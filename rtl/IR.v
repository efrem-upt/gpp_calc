==> flow/design.v <==
module IR(
  input [15:0] in,
  input clk,rst,w,
  output reg [15:0] out,
  output reg [5:0] opcode,
  output reg RA,
  output reg [9:0] BA,
  output reg [8:0] IMM,
  output reg [1:0] RA_stack
);
always @(negedge clk, negedge rst) begin
    if (!rst) begin
      out <= 16'd0;
      RA <= 1'd0;
      BA <= 10'd0;
      IMM <= 9'd0;
      RA_stack <= 2'd0;
  end
    else if (w) begin
      out <= in;
      opcode <= in[15:10];
      RA <= in[9];
      RA_stack <= in[9:8];
      BA <= in[9:0];
      IMM <= in[8:0];
    end
end
endmodule      
==> Tool chain data of IR <==
Tool output for the design above, in the order of the flow.
Line numbers count from 1 in the design file above.
{ "setup": {"design": "IR", "clk_port": "clk", "library": "sky130hd", "pvt_corner": "tt_025C_1v80"} }

==> After elaboration <==
Source: Yosys, flattened and elaborated, memories not mapped. Widths are those after wreduce. Registers that Yosys merges into a memory's read port (data or address) are not register bits. Print and check cells do not count. Equal cells are merged and count once.
{ "op_classes": {"n_reduce_logical": 1} }
{ "op_table": {"columns": ["cell", "count"], "rows": [
  ["2-bit AND reduction", 1]
]} }
{ "word_totals": {"register_bits": 44, "wordCells": 7} }

==> Depth <==
Depth = most cells in a row (Yosys ltp): at word level without a register or memory, in the mapped netlist without a sequential cell, where the memories' decode and read muxes count.
{ "depth": {"ltp_word": 1, "ABC_AREA": 0, "mapped_depth": 3, "depth_no_buf": 1} }

==> Netlist <==
Yosys stat after the flow's synthesis: flattened, memories mapped to cells. It holds for the ABC_AREA given above (unset counts as 0); a run with the other value may have another netlist.
{ "by_type": {"columns": ["cell_type", "count", "type_area_um2"], "rows": [
  ["sky130_fd_sc_hd__dfrtn_1", 16, 400.384],
  ["sky130_fd_sc_hd__edfxtp_1", 6, 180.173],
  ["sky130_fd_sc_hd__buf_4", 22, 165.158],
  ["sky130_fd_sc_hd__mux2_4", 9, 135.13],
  ["sky130_fd_sc_hd__mux2_2", 7, 78.826],
  ["sky130_fd_sc_hd__buf_12", 1, 20.019],
  ["sky130_fd_sc_hd__buf_6", 1, 11.261],
  ["sky130_fd_sc_hd__and2_2", 1, 7.507],
  ["sky130_fd_sc_hd__inv_1", 1, 3.754]
]} }
{ "synth_totals": {"yosys_area_mm2": 0.0010022, "ff_cells": 22, "stdcells": 64, "buf_cells": 24, "sequential_area_mm2": 0.0005806} }

Appendix: measured runs

Settings and measured results of 2 stored flow runs for module IR (sky130hd), not sorted in any way. The constraints put input and output delay at 20% of the set period each and load the outputs with 0.01 pF.
By "design_power_uw" is meant OpenSTA's value without simulated activity: inputs other than the clock are taken to toggle once in ten clock periods, and the tool carries that through the logic.
[
  {
    "run": "flow run 1",
    "settings": { "period_ns": 2.02, "CORE_UTILIZATION": 22, "SETUP_SLACK_MARGIN": 0.21, "PLACE_DENSITY_LB_ADDON": 0.05, "CORE_MARGIN": 2, "CELL_PAD_IN_SITES_DETAIL_PLACEMENT": 2, "TNS_END_PERCENT": 65, "ABC_AREA": 0, "GPL_TIMING_DRIVEN": 1, "MIN_ROUTING_LAYER": "met1", "MAX_ROUTING_LAYER": "met4", "CAP_MARGIN": 20, "SLEW_MARGIN": 20 },
    "results": { "synthArea_mm2": 0.0010022, "design_power_uw": 1116, "worst_setup_slack_ps": -296, "post_route_stdcell_area_mm2": 0.0014476, "die_area_mm2": 0.0051115, "timing.hold.ws_ps": 451, "layout_utilization_pct": 33.0 }
  },
  {
    "run": "flow run 2",
    "settings": { "period_ns": 2.24, "CORE_UTILIZATION": 16, "SETUP_SLACK_MARGIN": -0.21, "PLACE_DENSITY_LB_ADDON": 0.09, "CORE_MARGIN": 3, "CELL_PAD_IN_SITES_GLOBAL_PLACEMENT": 0, "CELL_PAD_IN_SITES_DETAIL_PLACEMENT": 1, "CAP_MARGIN": 35, "MIN_ROUTING_LAYER": "met2", "MAX_ROUTING_LAYER": "met5", "SLEW_MARGIN": 20 },
    "results": { "synthArea_mm2": 0.0010022, "design_power_uw": 1021, "worst_setup_slack_ps": -228, "post_route_stdcell_area_mm2": 0.0014564, "die_area_mm2": 0.0072497, "timing.hold.ws_ps": 463, "layout_utilization_pct": 24.3 }
  }
]
